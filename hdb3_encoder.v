==> flow/design.v <==
`timescale 1ns/1ns
module hdb3_encoder(
  input rst_n,
  input clk,
  input data_in,
  input en,
  output [1:0] hdb3_data_out,
  output bp,
  output bn
);
wire [1:0] data_plug_v;
wire [1:0] data_plug_b;
hdb3_plug_v U_hdb3_plug_v(
  .rst_n          (rst_n),
  .clk            (clk),
  .data_in        (data_in),
  .en             (en),
  .data_plug_v    (data_plug_v)
);
hdb3_plug_b U_hdb3_plug_b(
  .rst_n          (rst_n),
  .clk            (clk),
  .data_plug_v    (data_plug_v),
  .data_plug_b    (data_plug_b)
);
hdb3_polar U_hdb3_polar(
  .rst_n          (rst_n),
  .clk            (clk),
  .data_plug_b    (data_plug_b),
  .bp             (bp),
  .bn             (bn)
);
endmodule
`timescale 1ns/1ns
module hdb3_plug_b(
input rst_n,
input clk,
input [1:0] data_plug_v,
output [1:0] data_plug_b
);
reg count_1; 
reg [1:0] count_v; 
reg [1:0] data[3:0];
reg [1:0] i;
always@(posedge clk or negedge rst_n) begin
  if (!rst_n) begin
		count_1 <= 1'b0;
		count_v <= 1'b0;
	  end
  else begin
	  if(data[0] == 2'b11) begin
			count_1 <= 1'b0; 
			count_v <= count_v + 1'b1;
		  end
	  else if(data[0] == 2'b01) begin
			count_1 <= count_1 + 1'b1;
			if(count_v  == 2'd2) count_v <= 1'b1;
		  end
	  else begin
			if(count_v  == 2'd2) count_v <= 1'b1;
		  end
	end
end
always@(posedge clk or negedge rst_n) begin
		if (!rst_n) begin
			data[3] <= 2'b0;
			data[2] <= 2'b0;
			data[1] <= 2'b0;
			data[0] <= 2'b0;
		end
		else begin
			data[3] <= data[2];
			data[2] <= data[1];
			data[1] <= data[0];
			data[0] <= data_plug_v;
		end
end
assign data_plug_b = (count_1 == 1'b0)&&(count_v == 1'b1)&&(data[0] == 2'b11) ? 2'b10 : data[3];
endmodule
`timescale 1ns/1ns
module hdb3_plug_v(
  input rst_n,
  input clk,
  input data_in,
  input en,
  output [1:0] data_plug_v
);
reg [1:0] data_plug_v;
reg [1:0] count;
always@(posedge clk or negedge rst_n) begin
	if (!rst_n) begin
			count <= 2'd0;
			data_plug_v <= 2'b00;
		  end
	else if (!en) begin
			count <= 2'd0;
			data_plug_v <= 2'b00;
		  end
	else begin
		if (data_in == 1'b1) begin
			count <= 2'd0;
			data_plug_v <= 2'b01;
			end
		else begin
			count <= count + 1'b1;
				if (count == 2'd3) begin
					count <= 2'd0;
					data_plug_v <= 2'b11;
				  end
				else
					data_plug_v <= 2'b00;
			end
	  end				
end
endmodule
`timescale 1ns/1ns
module hdb3_polar(
  input rst_n,
  input clk,
  input [1:0] data_plug_b,
  output bp,
  output bn
);
	reg [1:0] polarout;
	reg bp;  
	reg bn;
	reg even;
always @ (posedge clk or negedge rst_n) begin
	if (!rst_n) begin
    even <= 1'b0;
    polarout <= 2'b00;
	  end
	else begin
		if((data_plug_b == 2'b01) || (data_plug_b == 2'b10)) begin
			if(even == 1'b1)
				polarout <= 2'b01;
			else begin
				polarout <= 2'b10;  
        end
			  even <= ~even;
		  end
		else if(data_plug_b == 2'b11) begin
			if(even == 1'b1)
				polarout <= 2'b10;
			else
				polarout <= 2'b01;
		  end
		else begin
				polarout <= 2'b00;
      end
	end
end
always @ (posedge clk or negedge rst_n) begin
	if (!rst_n) begin
    bp <= 1'b0;
		bn <= 1'b0;
	  end	
	else begin
		if(polarout == 2'b01) begin
			bp <= 1'b1;
			bn <= 1'b0;
		  end
		else if(polarout == 2'b10) begin
			bp <= 1'b0;
			bn <= 1'b1;
		  end		
		else begin
			bp <= 1'b0;
			bn <= 1'b0;
		  end						
	end
end
endmodule
* Reports on hdb3_encoder
Tool output for the design above, in the order of the flow.
Lines are those of the file above, counted from 1.
Operators: Yosys type, input widths -> output width; for muxes data width and select width s.
Library cell names are shortened.
The mark -- stands for no value.
- Top module :: hdb3_encoder
- Clock input :: clk
- Cell library :: sky130hd
- Corner :: tt_025C_1v80

* Word-level counts
Yosys after proc, flatten, opt, wreduce and memory -nomap, before mapping. Print and check cells are not counted. Equal cells are merged and count once.
- $add $sub $neg :: 3
- Equal/unequal tests :: 10
- Bitwise logic cells :: 2
- Reduce/logical cells :: 5
- Muxes and demuxes :: 18
** Operator list (number)
- $mux 2 :: 13
- $eq 2x2->1 const B :: 6
- $eq 2x1->1 const B :: 4
- $mux 1 :: 5
- $add 2x1->2 const B :: 2
- $reduce_bool 2->1 :: 2
- $logic_and 1x1->1 :: 2
- $not 1->1 :: 2
- $add 1x1->1 const B :: 1
- $logic_or 1x1->1 :: 1
- Output and inout port bits :: 4
- Cells after elaboration :: 50
- Input bits :: 4
- Register bits after elaboration :: 20

* Depth
Depth = most cells in a row (Yosys ltp): at word level without a register or memory, in the mapped netlist without a sequential cell, where the memories' decode and read muxes count.
- Word-level depth :: 7
- ABC_AREA :: 0
- Gate-level depth with buffers :: 6
- Depth with buffers taken out :: 6

* Netlist
The flow's flattened synthesis, as Yosys stat reports it; memories are mapped. The netlist is that of the ABC_AREA named above (0 if unset); the other value can give another one.
- Mapped flip-flops :: 20
- Synthesis area :: 0.0007244 sq mm
- Buffers :: 2
- Area of sequential cells :: 0.0005005 sq mm
- Cell count :: 47
** Cell types
- dfrtp_1 :: number 20, total area 500.48 sq um
- ha_1 :: number 4, total area 50.048 sq um
- mux2_2 :: number 3, total area 33.782 sq um
- mux2i_1 :: number 2, total area 20.019 sq um
- and3b_1 :: number 2, total area 17.517 sq um
- buf_4 :: number 2, total area 15.014 sq um
- nor4b_2 :: number 1, total area 15.014 sq um
- nand2b_1 :: number 2, total area 12.512 sq um
- nand4b_1 :: number 1, total area 8.758 sq um
- xor2_1 :: number 1, total area 8.758 sq um
- inv_1 :: number 2, total area 7.507 sq um
- nor2_1 :: number 2, total area 7.507 sq um
- o21a_1 :: number 1, total area 7.507 sq um
- and2_1 :: number 1, total area 6.256 sq um
- nor2b_1 :: number 1, total area 6.256 sq um
- conb_1 :: number 1, total area 3.754 sq um
- nand2_1 :: number 1, total area 3.754 sq um
By module: a second synthesis without flattening, with its own total; a netlist apart from the flattened one above.
- Cell total of the unflattened synthesis :: 50
- Area (unflattened synthesis) :: 0.0007294 sq mm
Each row is one instance without its submodules.
** By module
- hdb3_plug_b :: sequential area 0.0002753 sq mm, instances 1, area 0.0003791 sq mm, cells 25
- hdb3_polar :: sequential area 0.0001251 sq mm, instances 1, area 0.0001814 sq mm, cells 13
- hdb3_plug_v :: sequential area 0.0001001 sq mm, instances 1, area 0.0001501 sq mm, cells 9
- hdb3_encoder :: sequential area 0 sq mm, instances 1, area 0.0000188 sq mm, cells 3

* Worst setup path after synthesis
Path of least setup slack by OpenSTA after synthesis, without wires, with an ideal clock, recovery checks aside; 20% of the period is set as input and as output delay. Where synthesis merged equal registers, the netlist keeps one of their names.
- Path type :: reg2reg
- Start :: register U_hdb3_plug_b.count_v[1]
- End :: register U_hdb3_polar.polarout
- Slack :: 0.324 ns
- Data arrival time :: 1.371 ns
- Data required time :: 1.695 ns
- Delay of the path :: 1.496 ns
- Stages on the path :: 7
- Path buffers :: 0
- Time at the first pin :: 0.000 ns
- Clock period :: 1.82 ns
- Setup time :: 0.125 ns
- Synthesis period reached :: 1.496 ns
"delay of the path" is the arrival time less input delay plus setup time.
"stages on the path": output pins that drive a net of the path, with the launching flip-flop's if there is one; two outputs of one cell count as two.
"synthesis period reached" = period - worst setup slack (recovery checks aside). The figure is calculated, with input and output delays left at 20% of the set period.
Where an end lacks its bit number, it is one bit of the signal, or one of the new flip-flops if synthesis recoded a state register.
Between the ends stands the longest chain of elaborated cells between them, by number of cells; it is not shown to be the way that was timed. Of several equally long chains one is given.
A line is the first line of the expression or statement that the cell stems from. Yosys adds cells for indexed reads and writes and turns some case tables into memories.
At most two assigning lines are given for a register; there are more.
- Cells stage by stage :: dfrtp_1 -> inv_1 -> ha_1 -> nand4b_1 -> and2_1 -> ha_1 -> mux2_2
- Length of the longest elaborated chain :: 7
- Elaborated cells on any way between the ends :: 10
- RTL lines with such cells :: 3
- Classes of those cells :: 4 x eq/ne; 3 x mux; 3 x reduce/logical
** RTL lines, path after synthesis
- from (decl) :: line 42 : reg [1:0] count_v;
- from (assign) :: line 48 : count_v <= 1'b0;
- from (assign) :: line 53 : count_v <= count_v + 1'b1;
- $eq 2x1->1 :: line 78 : assign data_plug_b = (count_1 == 1'b0)&&(count_v == 1'b1)&&(data[0] == 2'b11) ? 2'b10 : data[3];
- $logic_and 1x1->1 (2 in a row) :: line 78
- $mux 2 :: line 78
- $eq 2x2->1 :: line 142 : else if(data_plug_b == 2'b11) begin
- $mux 2 :: line 142
- $mux 2 :: line 134 : if((data_plug_b == 2'b01) || (data_plug_b == 2'b10)) begin
- to (assign) :: line 131 : polarout <= 2'b00;
- to (assign) :: line 136 : polarout <= 2'b01;
- to (decl) :: line 124 : reg [1:0] polarout;

* Timing after layout
From the final timing report of run 1: the path of least setup slack in the routed layout; clock arrival at registers is part of the times.
- Path type :: reg2reg
- Start :: register U_hdb3_plug_b.count_v[1]
- End :: register U_hdb3_polar.polarout
- Data arrival time :: 1.82 ns
- Time at the first pin :: 0.29 ns
- Stages on the path :: 7
- Setup time :: 0.10 ns
- Clock period :: 2.1 ns
- Slack :: 0.47 ns
- Path buffers :: 0
- Data required time :: 2.29 ns
Where an end lacks its bit number, it is one bit of the signal, or one of the new flip-flops if synthesis recoded a state register.
Between the ends stands the longest chain of elaborated cells between them, by number of cells; it is not shown to be the way that was timed. Of several equally long chains one is given.
At most two assigning lines are given for a register; there are more.
- Cells stage by stage :: dfrtp_1 -> inv_1 -> ha_1 -> nand4b_1 -> and2_1 -> ha_1 -> mux2_2
- Length of the longest elaborated chain :: 7
- Elaborated cells on any way between the ends :: 10
- RTL lines with such cells :: 3
- Classes of those cells :: 4 x eq/ne; 3 x mux; 3 x reduce/logical
** RTL lines, path after layout
- from (decl) :: line 42 : reg [1:0] count_v;
- from (assign) :: line 48 : count_v <= 1'b0;
- from (assign) :: line 53 : count_v <= count_v + 1'b1;
- $eq 2x1->1 :: line 78 : assign data_plug_b = (count_1 == 1'b0)&&(count_v == 1'b1)&&(data[0] == 2'b11) ? 2'b10 : data[3];
- $logic_and 1x1->1 (2 in a row) :: line 78
- $mux 2 :: line 78
- $eq 2x2->1 :: line 142 : else if(data_plug_b == 2'b11) begin
- $mux 2 :: line 142
- $mux 2 :: line 134 : if((data_plug_b == 2'b01) || (data_plug_b == 2'b10)) begin
- to (assign) :: line 131 : polarout <= 2'b00;
- to (assign) :: line 136 : polarout <= 2'b01;
- to (decl) :: line 124 : reg [1:0] polarout;

Memo
Re: implementation data of hdb3_encoder

Module hdb3_encoder, platform sky130hd: 2 stored runs of the flow (Yosys, OpenROAD) with differing settings, in no particular order. Input and output delays are each 20% of the period that was set; the output load is 0.01 pF.
"achieved period": clock period set for the run, less the worst setup slack. It is reckoned from that one timing run; input and output delays stay at 20% of the period that was set.
"critical path time" = time allowed to the worst setup path (clock period - input delay - output delay, where it has them) - its slack; a late launch clock adds to it, a late capture clock takes from it.
"power" is the tool's figure for a default switching activity; nothing was simulated.

** Run 1
- Settings :: period_ns=2.1; CORE_UTILIZATION=61; SETUP_SLACK_MARGIN=-0.0; PLACE_DENSITY_LB_ADDON=0.0; CELL_PAD_IN_SITES_GLOBAL_PLACEMENT=1; TNS_END_PERCENT=85; GPL_TIMING_DRIVEN=0; CAP_MARGIN=25; SLEW_MARGIN=0; CORE_MARGIN=2
- Post-synthesis cell area :: 0.0007244 sq mm
- Total die area :: 0.0014792 sq mm
- Standard-cell area after routing :: 0.0008483 sq mm
- Post-route utilization :: 76.4%
- Worst setup slack after layout :: 0.468 ns
- Total negative setup slack :: 0.000 ns
- Smallest hold slack :: 0.349 ns
- Power :: 839.5 µW
- Achieved period :: 1.632 ns
- Critical path time :: 1.63 ns
- Critical path kind :: reg2reg

** Run 2
- Settings :: period_ns=1.52; CORE_UTILIZATION=38; PLACE_DENSITY_LB_ADDON=0.27; HOLD_SLACK_MARGIN=0.02; CELL_PAD_IN_SITES_GLOBAL_PLACEMENT=0; TNS_END_PERCENT=95; GPL_TIMING_DRIVEN=0; GPL_ROUTABILITY_DRIVEN=1; CTS_CLUSTER_SIZE=22; CAP_MARGIN=25; SLEW_MARGIN=10; MIN_ROUTING_LAYER=met2; CORE_MARGIN=2
- Post-synthesis cell area :: 0.0007244 sq mm
- Total die area :: 0.0022715 sq mm
- Standard-cell area after routing :: 0.0008808 sq mm
- Post-route utilization :: 49.9%
- Worst setup slack after layout :: 0.053 ns
- Total negative setup slack :: 0.000 ns
- Smallest hold slack :: 0.359 ns
- Power :: 1,029 µW
- Achieved period :: 1.467 ns
- Critical path time :: 1.47 ns
- Critical path kind :: reg2reg
